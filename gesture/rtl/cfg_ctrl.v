==> flow/design.v <==
module cfg_ctrl (
    input           wire                    i2c_clk     , 
    input           wire                    sys_rst_n   ,
    input           wire        [2:0]       step        , 
    input           wire                    cfg_start   , 
    output          reg        [5:0]       cfg_num     , 
    output          wire        [15:0]      cfg_data    , 
    output          reg                    i2c_start     
);
always @(posedge i2c_clk or negedge sys_rst_n) begin
    if (!sys_rst_n)begin
        cfg_num <= 6'd0;
    end
    else if ((cfg_start == 1'b1) && (step == 3'd4))begin
        cfg_num <= cfg_num +1'd1;
    end
    else begin
        cfg_num <= cfg_num;
    end
end 
always @(posedge i2c_clk or negedge sys_rst_n) begin
    if (!sys_rst_n)begin
        i2c_start <= 1'b0;
    end
    else if ((cfg_start == 1'b1) && (step == 3'd4))begin
        i2c_start <= 1'b1;
    end
    else begin
        i2c_start <= 1'b0;
    end
end
wire    [15:0]  data[50:0]; 
assign cfg_data = (step == 3'd4)?data[cfg_num - 1]:16'h0000;
assign data[00] = {8'hEF,8'h00};
assign data[01] = {8'h37,8'h07};
assign data[02] = {8'h38,8'h17};
assign data[03] = {8'h39,8'h06};
assign data[04] = {8'h42,8'h01};
assign data[05] = {8'h46,8'h2D};
assign data[06] = {8'h47,8'h0F};
assign data[07] = {8'h48,8'h3C};
assign data[08] = {8'h49,8'h00};
assign data[09] = {8'h4A,8'h1E};
assign data[10] = {8'h4C,8'h20};
assign data[11] = {8'h51,8'h10};
assign data[12] = {8'h5E,8'h10};
assign data[13] = {8'h60,8'h27};
assign data[14] = {8'h80,8'h42};
assign data[15] = {8'h81,8'h44};
assign data[16] = {8'h82,8'h04};
assign data[17] = {8'h8B,8'h01};
assign data[18] = {8'h90,8'h06};
assign data[19] = {8'h95,8'h0A};
assign data[20] = {8'h96,8'h0C};
assign data[21] = {8'h97,8'h05};
assign data[22] = {8'h9A,8'h14};
assign data[23] = {8'h9C,8'h3F};
assign data[24] = {8'hA5,8'h19};
assign data[25] = {8'hCC,8'h19};
assign data[26] = {8'hCD,8'h0B};
assign data[27] = {8'hCE,8'h13};
assign data[28] = {8'hCF,8'h64};
assign data[29] = {8'hD0,8'h21};
assign data[30] = {8'hEF,8'h01};
assign data[31] = {8'h02,8'h0F};
assign data[32] = {8'h03,8'h10};
assign data[33] = {8'h04,8'h02};
assign data[34] = {8'h25,8'h01};
assign data[35] = {8'h27,8'h39};
assign data[36] = {8'h28,8'h7F};
assign data[37] = {8'h29,8'h08};
assign data[38] = {8'h3E,8'hFF};
assign data[39] = {8'h5E,8'h3D};
assign data[40] = {8'h65,8'h96};
assign data[41] = {8'h67,8'h97};
assign data[42] = {8'h69,8'hCD};
assign data[43] = {8'h6A,8'h01};
assign data[44] = {8'h6D,8'h2C};
assign data[45] = {8'h6E,8'h01};
assign data[46] = {8'h72,8'h01};
assign data[47] = {8'h73,8'h35};
assign data[48] = {8'h74,8'h00};
assign data[49] = {8'h77,8'h01};
assign data[50] = {8'hEF,8'h00}; 
endmodule
# == Tool chain data of cfg_ctrl ==
# The steps from the RTL of cfg_ctrl to its reports follow in flow order.
# Line numbers count from 1 in the design file above.
# Operators: Yosys type, input widths -> output width; for muxes data width and select width s.
# A cell with -- has no value.
# setup
top_module,cfg_ctrl
clock,i2c_clk
library,sky130hd
lib_corner,tt_025C_1v80

# == Elaborated design ==
# Yosys after proc, flatten, opt, wreduce and memory -nomap, before mapping. Enables and synchronous resets that opt folds into registers are not counted as muxes. Memory bits, and registers merged into a memory's read port (data or address), are not among the register bits. Print and check cells are not counted. Equal cells are merged and count once.
# bits
reg_bits,7
elab_cells,61
output_inout_bits,23
# op_classes
eq_ne,51
n_mux,3
addsub,2
n_reduce_logical,3
# op_table
operator,count
$pmux 16 s50,1
$eq 6x6->1 const B,19
$eq 6x5->1 const B,16
$eq 6x4->1 const B,8
$eq 6x3->1 const B,4
$mux 16,1
$eq 6x2->1 const B,2
$add 6x1->6 const B,1
$sub 6x1->6 const B,1
$eq 6x1->1 const B,1
$logic_not 6->1,1
$eq 3x3->1 const B,1
$reduce_or 2->1,1
$logic_and 1x1->1,1
$mux 1,1

# == Logic depth ==
# Longest topological path by Yosys (ltp), each cell counted once; first at word level (registers and memories cut), then after technology mapping (sequential cells cut; the memories' decode and read muxes count).
# logic_depth
depth_word,5
ABC_AREA,1
depth_mapped,16
ltp_nobuf,16

# == Mapped cells and area ==
# Source: synth_stat.txt of the flow (Yosys; design flattened, memories mapped). It holds for the ABC_AREA given above (unset counts as 0); a run with the other value may have another netlist.
# synth_totals
seqArea_um2,175.2
ffs,7
cell_count,345
yosys_area_um2,1923.1
# by_type
type,count
sky130_fd_sc_hd__nor2_1,74
sky130_fd_sc_hd__nand2_1,72
sky130_fd_sc_hd__dfrtp_1,7
sky130_fd_sc_hd__nand3_1,32
sky130_fd_sc_hd__inv_1,33
sky130_fd_sc_hd__nand3_2,9
sky130_fd_sc_hd__a21oi_1,16
sky130_fd_sc_hd__nand2_2,12
sky130_fd_sc_hd__ha_1,5
sky130_fd_sc_hd__o21ai_0,11
sky130_fd_sc_hd__nor3_1,10
sky130_fd_sc_hd__buf_6,4
sky130_fd_sc_hd__nand2_4,4
sky130_fd_sc_hd__nand4_1,7
sky130_fd_sc_hd__nor2_2,7
sky130_fd_sc_hd__xor2_1,5
sky130_fd_sc_hd__o21ai_2,4
sky130_fd_sc_hd__nor2_4,3
# Other cell types: 17; their cells: 30.

# == Path before layout ==
# Path of least setup slack by OpenSTA after synthesis, without wires, with an ideal clock, recovery checks aside; 20% of the period is set as input and as output delay. Where synthesis merged equal registers, the netlist keeps one of their names.
# synth_timing
path_type,register -> output
start,reg cfg_num[0]
end,out cfg_data[0]
path_delay_ps,2280
t_arrival_ps,2280
driving_pins,17
setup_slack_ps,1952
launch_ps,0
period_ps,5290
t_required_ps,4232
synth_period_reached_ps,3338
# "path_delay_ps" is the arrival time less input delay plus setup time.
# A path that ends at an output port has no setup time.
# "driving_pins": output pins that drive a net of the path, with the launching flip-flop's if there is one; two outputs of one cell count as two.
# "synth_period_reached_ps" is the clock period less the worst setup slack; recovery checks do not enter. This is arithmetic on one report: input and output delays are still those of the set period (20% each).
# The rows between start and end are the longest chain of elaborated cells between them; the timing report does not say that the signal goes this way. Where chains are equally long, one stands for them.
# Each line given opens the expression or statement behind the cell; cells for indexed reads and writes are added by Yosys, which also makes memories of some case tables.
# At most two assigning lines are given for a register; there are more.
# synth_between
cell_sequence,sky130_fd_sc_hd__dfrtp_1 sky130_fd_sc_hd__inv_2 sky130_fd_sc_hd__ha_1 sky130_fd_sc_hd__inv_2 sky130_fd_sc_hd__nor2_4 sky130_fd_sc_hd__nand3_2 sky130_fd_sc_hd__nand2_4 sky130_fd_sc_hd__inv_4 sky130_fd_sc_hd__nand2_4 sky130_fd_sc_hd__inv_4 sky130_fd_sc_hd__nand2_2 sky130_fd_sc_hd__nand2_1 sky130_fd_sc_hd__nor2_4 sky130_fd_sc_hd__nand3_2 sky130_fd_sc_hd__nor2_2 sky130_fd_sc_hd__nand2_2 sky130_fd_sc_hd__a21oi_1
elab_chain_len,5
cells_between,55
cone_lines,1
# synth_rtl
element,line_no,rtl
start: declaration,6,"output          reg        [5:0]       cfg_num     ,"
start: assignment,15,cfg_num <= cfg_num +1'd1;
start: assignment,18,cfg_num <= cfg_num;
$sub 6x1->6,33,assign cfg_data = (step == 3'd4)?data[cfg_num - 1]:16'h0000;
$eq 6x6->1,33,
$reduce_or 2->1,--,
$pmux 16 s50,33,
$mux 16,33,
end: declaration,7,"output          wire        [15:0]      cfg_data    ,"

# module cfg_ctrl, platform sky130hd, 2 stored runs of the flow under differing settings, order arbitrary. Input and output delays are each 20% of the period that was set; the output load is 0.01 pF.
# A setting shown as n/a is not set for that run.
run name,period_ns,CORE_UTILIZATION,SETUP_SLACK_MARGIN,PLACE_DENSITY_LB_ADDON,CORE_ASPECT_RATIO,CELL_PAD_IN_SITES_DETAIL_PLACEMENT,TNS_END_PERCENT,ABC_AREA,CTS_CLUSTER_SIZE,CTS_CLUSTER_DIAMETER,CAP_MARGIN,SLEW_MARGIN,MIN_ROUTING_LAYER,CORE_MARGIN,CELL_PAD_IN_SITES_GLOBAL_PLACEMENT,GPL_TIMING_DRIVEN,MAX_ROUTING_LAYER
flow run 1,3.38,36,0.54,0.04,1.17,1,45,1,85,41,30,30,met2,2,n/a,n/a,n/a
flow run 2,7.48,70,-0.11,0.01,n/a,n/a,n/a,n/a,n/a,140,20,20,n/a,2,1,1,met5
# Flow run 1: no results, routing failed with GRT-0232
# Flow run 2: no results, placement failed with FLW-0024
