==> flow/design.v <==
module my_snake(
    input sys_clk,
    input sys_rst_n,     
	input 	wire	[7: 0]	po_data  		,
	input 	wire			snake_en		,
	output 	wire 	[3: 0] 	sel				,
	output 	wire 			move			,
    output 	reg  	[23:0] 	snake_body		, 
	output 	reg 			snake_clk		,
	output 	reg 	[23:0]	count			,
	output 	reg 			snake_clk1		,
	output 	reg 	[4:0]	state			,
	output 	reg 	[4:0] 	next_state		,
	output 	reg 	[5:0] 	score_position	,
	output	reg		[2:0]	score			,
	output 	reg		 		flag_add		,
	output 			 		en_random  		,
	output	reg 	[31:0] 	lfsr_state		,
	output	reg 	[2:0]	snake_len			
	);  
	assign sel = po_data[3: 0];
	parameter [4:0] 
					UP		=5'd1,
					DOWN	=5'd2,
					LEFT	=5'd3,
					RIGHT	=5'd4,
					START   =5'd5,
					WIN 	=5'd6;
	parameter CNT_500MS = 24'd10_000_000; 
	wire end_cnt500ms;
	wire en_cnt500ms;
	wire [5:0] head_i3 ;
	wire [5:0] body_i2 ;
	wire [5:0] body_i1 ;
	wire [5:0] body_i0 ;
	assign head_i3 = snake_body[23:18]; 
	assign body_i2 = snake_body[17:12];
	assign body_i1 = snake_body[11:6];
	assign body_i0 = snake_body[5:0];
	always @(posedge sys_clk or negedge sys_rst_n) begin
		if (!sys_rst_n)
		begin
			lfsr_state <= 32'h8a59467d;  
			score_position <= 6'd0;
			flag_add <= 0;
		end
		else if(move)begin
			flag_add <= 0;
		end
		else if(en_random)begin
			lfsr_state <= {lfsr_state[30:0], lfsr_state[0] ^ lfsr_state[1]};
			score_position <= lfsr_state[5:0];  
			flag_add <= 1;
		end
		else begin
			score_position <= score_position;
			flag_add <= flag_add;
		end
	end
	assign en_random  = (
		score_position == head_i3 ||
	 	score_position == body_i2 || 
		score_position == body_i1 || 
		score_position == body_i0
		)?  1 : 0;
	always @(posedge sys_clk or negedge sys_rst_n)begin 
		if(!sys_rst_n) score <= 0;
		else if(en_random)begin
			score <= score + 1;
		end
		else begin
			score <= score;
		end
	end
	always @(posedge sys_clk or negedge sys_rst_n) begin
	if (!sys_rst_n) begin
		count <= 0;
		snake_clk <= 0;
	end
	else begin
		if (en_cnt500ms) begin
		if (end_cnt500ms) begin
			count <= 0;
			snake_clk <= ~snake_clk;
		end 
		else begin
			count <= count + 1;
		end
		end
	end
	end
	assign en_cnt500ms = 1;
	assign end_cnt500ms = en_cnt500ms && (count == CNT_500MS - (score * 2_000_000));
	always @(posedge sys_clk or negedge sys_rst_n)begin
		if(!sys_rst_n)begin
			snake_clk1 <= 0;
		end
		else begin
			snake_clk1 <= snake_clk; 
		end
	end
	assign move = snake_clk && ~snake_clk1;
    always @(posedge sys_clk or negedge sys_rst_n) begin
		if(!sys_rst_n)begin
			state <= START;
		end
		else begin
			state <= next_state;
		end
    end
	always @(*) begin
		if(snake_en == 1'b1) begin
		if(score == 3'd5)begin
			next_state = WIN;
		end 
		else if(sel == 4'b0001)begin
		next_state = UP;
		end
		else if(sel == 4'b0010)begin
		next_state = DOWN;
		end
		else if(sel == 4'b0100)begin
		next_state = LEFT;
		end
		else if(sel == 4'b1000)begin
		next_state = RIGHT;
		end
		else begin
			case (state)
			START:begin
				if(snake_en== 1'b1)next_state = LEFT;
				else  next_state = START;
			end
			UP:begin
				next_state = UP;
			end 
			DOWN:begin
				next_state = DOWN;
			end
			LEFT:begin
				next_state = LEFT;
			end
			RIGHT:begin
				next_state = RIGHT;
			end
			WIN:begin
				next_state = WIN;
			end
			default:next_state = LEFT;
		endcase
		end
		end
		else begin
			next_state = START;
		end
	end
    always @(posedge sys_clk or negedge sys_rst_n) begin
		if(!sys_rst_n)begin
			snake_body <= {6'd15,6'd15,6'd15,6'd15};
			snake_len <= 3'd1;
		end
		else if(move ) begin
			if(flag_add && snake_len < 4)begin 
				snake_len <= 3'd1 + snake_len;
			end
			else begin
			case (next_state)
			START:begin 
			end
			UP:begin
					if(head_i3		<7)snake_body 	<= {head_i3+64-8,snake_body[23:6]};
					else if(body_i2 <7)snake_body 	<= {head_i3-8,head_i3,snake_body[17:6]}; 
					else if(body_i1 <7)snake_body 	<= {head_i3-8,head_i3,body_i2,snake_body[11:6]}; 
					else if(body_i0 <7)snake_body 	<= {head_i3-8,head_i3,body_i2,body_i1};
					else snake_body <= {head_i3-8,snake_body[23:6]};
			end
			DOWN:begin
					if(head_i3 		 > 55)snake_body <= {head_i3+8-64,snake_body[23:6]};
					else if(body_i2  > 55)snake_body <= {head_i3+8,head_i3,snake_body[17:6]}; 
					else if(body_i1  > 55)snake_body <= {head_i3+8,head_i3,body_i2,snake_body[11:6]}; 
					else if(body_i0  > 55)snake_body <= {head_i3+8,head_i3,body_i2,body_i1};
					else snake_body <= {head_i3+8,snake_body[23:6]};
			end
			LEFT:begin
					if(head_i3 % 8 == 0)snake_body 		<= {head_i3-1+8,snake_body[23:6]};
					else if(body_i2 % 8 == 0)snake_body <= {head_i3-1,head_i3,snake_body[17:6]}; 
					else if(body_i1 % 8 == 0)snake_body <= {head_i3-1,head_i3,body_i2,snake_body[11:6]}; 
					else if(body_i0 % 8 == 0)snake_body <= {head_i3-1,head_i3,body_i2,body_i1};
					else snake_body <= {head_i3-1,snake_body[23:6]};
			end
			RIGHT:begin
					if(head_i3 		% 8 == 7)snake_body	<= {head_i3+1-8,snake_body[23:6]}; 
					else if(body_i2 % 8 == 7)snake_body <= {head_i3+1,head_i3,snake_body[17:6]}; 
					else if(body_i1 % 8 == 7)snake_body <= {head_i3+1,head_i3,body_i2,snake_body[11:6]}; 
					else if(body_i0 % 8 == 7)snake_body <= {head_i3+1,head_i3,body_i2,body_i1};
					else snake_body <= {head_i3+1,snake_body[23:6]};
			end
			WIN:begin
			end
			default:begin 
				snake_body <= snake_body;
			end
			endcase
		end
		end
		else snake_body <= snake_body;
    end
endmodule
# [From RTL to reports: my_snake]
# Tool output for the design above, in the order of the flow.
# Line numbers count from 1 in the design file above.
# Cell names lack the library's common part.
# The mark -- stands for no value.
[setup] design="my_snake" clock="sys_clk" lib="sky130hd" pvt_corner="tt_025C_1v80"

# [After elaboration]
# Counts by Yosys on the flattened word-level netlist (proc, flatten, opt, wreduce; memories kept). Register bits leave out memories and registers merged into their read ports (data or address). Print and check cells are left out. Cells with the same type and inputs are merged into one.
[bits] regBits=98 wordCells=78 output_inout_bits=111 input_bits=11
[classes] n_reduce_logical=11 n_mux=16 cmp=3 eq_ne=19 mul=1 addsub=13 bitwise=5
[ops] operator="2-to-1 mux 24 bit" n=5
[ops] operator="parallel mux 24 bit (select 4 bit)" n=1
[ops] operator="multiplier 3 x 14 -> 17 bit with constant B" n=1
[ops] operator="== test 24 x 32 -> 1 bit" n=1
[ops] operator="logical NOT 32 bit" n=1
[ops] operator="subtractor 24 x 24 -> 25 bit with constant A" n=1
[ops] operator="adder 24 x 1 -> 24 bit with constant B" n=1
[ops] operator="== test 6 bit" n=4
[ops] operator="subtractor 6 x 4 -> 6 bit with constant B" n=3
[ops] operator="2-to-1 mux 3 bit" n=6
[ops] operator="== test 3 bit with constant B" n=5
[ops] operator="adder 6 x 1 -> 6 bit with constant B" n=2
[ops] operator="subtractor 6 x 1 -> 6 bit with constant B" n=2
[ops] operator="adder 6 x 4 -> 6 bit with constant B" n=2
[ops] operator="parallel mux 3 bit (select 4 bit)" n=1
[ops] operator="== test 3 x 2 -> 1 bit with constant B" n=3
[ops] operator="== test 3 x 1 -> 1 bit with constant B" n=2
[ops] operator="< comparator 6 x 3 -> 1 bit with constant B" n=1
[ops] operator="> comparator 6 bit with constant B" n=1
[ops] operator="inverter 1 bit" n=4
[ops] operator="AND reduction 2 bit" n=2
[ops] operator="== test 4 x 1 -> 1 bit with constant B" n=1
[ops] operator="== test 4 x 2 -> 1 bit with constant B" n=1
[ops] operator="== test 4 x 3 -> 1 bit with constant B" n=1
[ops] operator="== test 4 bit with constant B" n=1
[ops] operator="nonzero test 4 bit" n=1
[ops] operator="logical OR 1 bit" n=3
[ops] operator="adder 1 x 3 -> 3 bit with constant A" n=1
# Other operator kinds: 7; their cells: 10.

# [Longest topological paths]
# Depth = most cells in a row (Yosys ltp): at word level without a register or memory, in the mapped netlist without a sequential cell, where the memories' decode and read muxes count.
[logic_depth] word_depth=11 abc_area=0 mapped_depth=14 ltp_nobuf=11

# [Synthesis result]
# Yosys stat after the flow's synthesis: flattened, memories mapped to cells. It holds for the ABC_AREA given above (unset counts as 0); a run with the other value may have another netlist.
# Totals and module areas in this step are rounded.
[by_type] type="dfrtp_1" n=62 area_total_um2=1.55E+03
[by_type] type="dfstp_2" n=35 area_total_um2=919.632
[by_type] type="mux2_2" n=50 area_total_um2=563.04
[by_type] type="xnor2_1" n=48 area_total_um2=420.403
[by_type] type="xor2_1" n=39 area_total_um2=341.578
[by_type] type="ha_1" n=25 area_total_um2=312.8
[by_type] type="nor2_1" n=42 area_total_um2=157.651
[by_type] type="nand2_1" n=36 area_total_um2=135.13
[by_type] type="o21ai_0" n=25 area_total_um2=125.12
[by_type] type="nand3_1" n=17 area_total_um2=85.082
[by_type] type="inv_1" n=21 area_total_um2=78.826
[by_type] type="buf_4" n=10 area_total_um2=75.072
[by_type] type="nor2b_1" n=11 area_total_um2=68.816
[by_type] type="clkbuf_1" n=15 area_total_um2=56.304
[by_type] type="nand4_1" n=9 area_total_um2=56.304
[by_type] type="nor4_1" n=7 area_total_um2=43.792
[by_type] type="a21oi_1" n=8 area_total_um2=40.038
[by_type] type="buf_2" n=8 area_total_um2=40.038
# Other cell types: 39; their cells: 80.
[synth_totals] synth_area_um2=5710 stdcells=548 seqArea_um2=2470 ff_cells=97 buffers=34

# [Worst setup path after synthesis]
# Path of least setup slack by OpenSTA after synthesis, without wires, with an ideal clock, recovery checks aside; 20% of the period is set as input and as output delay. Where synthesis merged equal registers, the netlist keeps one of their names.
[synth_path] path_kind="register to register" from="register (name not given)" to="register snake_clk" path_buffers=3 path_stages=15 required_time_ns=4.451 setup_ns=0.079 period_ns=4.53 arrival_ns=3.546 slack_ns=0.905 t_first_pin_ns=0.000 path_delay_ns=3.625 synth_period_reached_ns=3.625
# "path_delay_ns" is the arrival time less input delay plus setup time.
# "path_stages": output pins that drive a net of the path, with the launching flip-flop's if there is one; two outputs of one cell count as two.
# "synth_period_reached_ns" is the clock period less the worst setup slack; recovery checks do not enter. This is arithmetic on one report: input and output delays are still those of the set period (20% each).
# The rows between start and end are the longest chain of elaborated cells between them; the timing report does not say that the signal goes this way. Where chains are equally long, one stands for them.
# A line is the first line of the expression or statement that the cell stems from. Yosys adds cells for indexed reads and writes and turns some case tables into memories.
[synth_between] path_cell_list="dfrtp_1 > clkbuf_1 > inv_1 > fa_1 > buf_2 > inv_1 > ha_1 > a2111o_1 > xnor2_1 > xnor2_1 > xor2_1 > nand4_1 > a211oi_2 > buf_4 > xor2_1" elab_chain_len=3 cells_between=3 cone_lines=1 classes_between="add/sub: 1; mul: 1; eq/ne: 1"
[synth_lines] element="start, declared" line=15
[synth_lines] element="start, assigned" line=69
[synth_lines] element="start, assigned" line=72
[synth_lines] element="multiplier 3 x 14 -> 17 bit" line=93
[synth_lines] element="subtractor 24 x 24 -> 25 bit" line=93
[synth_lines] element="== test 24 x 32 -> 1 bit" line=93
[synth_lines] element="end, assigned" line=78 source="snake_clk <= 0;"
[synth_lines] element="end, assigned" line=84 source="snake_clk <= ~snake_clk;"
[synth_lines] element="end, declared" line=9 source="output reg snake_clk ,"

# [Worst path after layout]
# Path of least setup slack in the final report of flow run A (OpenROAD, finished layout, wires in). Where an end is a register, its clock arrival counts in the times.
[layout_path] path_kind="input to output" from="input port po_data[0]" to="output port next_state[0]" path_stages=6 t_first_pin_ns=1.16 period_ns=5.78 in_delay_ns=1.16 path_buffers=2 required_time_ns=4.62 arrival_ns=3.33 out_delay_ns=1.16 slack_ns=1.30
# The rows between start and end are the longest chain of elaborated cells between them; the timing report does not say that the signal goes this way. Where chains are equally long, one stands for them.
[layout_between] path_cell_list="clkdlybuf4s50_1 > xnor2_1 > or3_1 > a21oi_1 > nand2b_1 > clkdlybuf4s50_1" elab_chain_len=7 cells_between=10 cone_lines=6 classes_between="eq/ne: 4; mux: 6"
[layout_lines] element="start, declared" line=4 source="input wire [7: 0] po_data ,"
[layout_lines] element="== test 4 bit" line=125 source="else if(sel == 4'b1000)begin"
[layout_lines] element="2-to-1 mux 3 bit" line=125
[layout_lines] element="2-to-1 mux 3 bit" line=122 source="else if(sel == 4'b0100)begin"
[layout_lines] element="2-to-1 mux 3 bit" line=119 source="else if(sel == 4'b0010)begin"
[layout_lines] element="2-to-1 mux 3 bit" line=116 source="else if(sel == 4'b0001)begin"
[layout_lines] element="2-to-1 mux 3 bit" line=113
[layout_lines] element="2-to-1 mux 3 bit" line=112 source="if(snake_en == 1'b1) begin"
[layout_lines] element="end, declared" line=13 source="output reg [4:0] next_state ,"

FLOW RESULTS
============

Measured data: module my_snake, platform sky130hd, 2 stored runs of the flow under differing settings, order arbitrary. Input and output delays are each 20% of the period that was set; the output load is 0.01 pF.
"worst_setup_path_time_ns" = time allowed to the worst setup path (clock period - input delay - output delay, where it has them) - its slack; a late launch clock adds to it, a late capture clock takes from it.
"power_total_uw" is the tool's figure for a default switching activity; nothing was simulated.
The results are shown rounded.

[flow] flow run A: files
==> flow/run.sh <==
#!/bin/bash
# the make line also repeats the synthesis and layout settings of config.mk as NAME=value (left out here)
make -C /OpenROAD-flow-scripts/flow DESIGN_CONFIG=/design/flow/config.mk WORK_HOME=/design/flow/orfs CLKGATE_MAP_FILE= finish
==> flow/config.mk <==
export PLATFORM = sky130hd
export DESIGN_NAME = my_snake
export DESIGN_NICKNAME = my_snake
export VERILOG_FILES = /design/flow/design.v
export SDC_FILE = /design/flow/constraint.sdc
export NUM_CORES = 4
export LEC_CHECK = 0
export CAP_MARGIN = 20
export CELL_PAD_IN_SITES_DETAIL_PLACEMENT = 2
export CORE_MARGIN = 8
export CORE_UTILIZATION = 31
export GPL_TIMING_DRIVEN = 1
export MAX_ROUTING_LAYER = met5
export PLACE_DENSITY_LB_ADDON = 0.15
export SETUP_SLACK_MARGIN = 0.1
export SLEW_MARGIN = 20
==> flow/constraint.sdc <==
create_clock -name core_clock -period 5.78 [get_ports {sys_clk}]
set_input_delay 1.1560 -clock core_clock [delete_from_list [all_inputs] [get_ports {sys_clk}]]
set_output_delay 1.1560 -clock core_clock [all_outputs]
set_load 0.01 [all_outputs]

[flow] flow run A: metrics
[metrics] worst_setup_path_time_ns = 2.17
[metrics] critical_path_type = input to output
[metrics] post_synth_area_um2 = 5710
[metrics] tns_setup_ns = 0.000
[metrics] die_um2 = 23000
[metrics] power_total_uw = 1360
[metrics] holdWs_ns = 0.487
[metrics] cell_area_final_um2 = 7310
[metrics] setup_worst_slack_ns = 1.30

[flow] flow run B: files
==> flow/run.sh <==
#!/bin/bash
# the make line also repeats the synthesis and layout settings of config.mk as NAME=value (left out here)
make -C /OpenROAD-flow-scripts/flow DESIGN_CONFIG=/design/flow/config.mk WORK_HOME=/design/flow/orfs CLKGATE_MAP_FILE= finish
==> flow/config.mk <==
export PLATFORM = sky130hd
export DESIGN_NAME = my_snake
export DESIGN_NICKNAME = my_snake
export VERILOG_FILES = /design/flow/design.v
export SDC_FILE = /design/flow/constraint.sdc
export NUM_CORES = 4
export LEC_CHECK = 0
export CAP_MARGIN = 20
export CELL_PAD_IN_SITES_GLOBAL_PLACEMENT = 2
export CORE_MARGIN = 9
export CORE_UTILIZATION = 40
export PLACE_DENSITY_LB_ADDON = 0.12
export SETUP_SLACK_MARGIN = -0.0
export SLEW_MARGIN = 20
==> flow/constraint.sdc <==
create_clock -name core_clock -period 4.2 [get_ports {sys_clk}]
set_input_delay 0.8400 -clock core_clock [delete_from_list [all_inputs] [get_ports {sys_clk}]]
set_output_delay 0.8400 -clock core_clock [all_outputs]
set_load 0.01 [all_outputs]

[flow] flow run B: metrics
[metrics] post_synth_area_um2 = 5710
[metrics] holdWs_ns = 0.466
[metrics] tns_setup_ns = 0.000
[metrics] cell_area_final_um2 = 7250
[metrics] power_total_uw = 1830
[metrics] worst_setup_path_time_ns = 2.07
[metrics] critical_path_type = input to output
[metrics] die_um2 = 18900
[metrics] setup_worst_slack_ns = 0.448
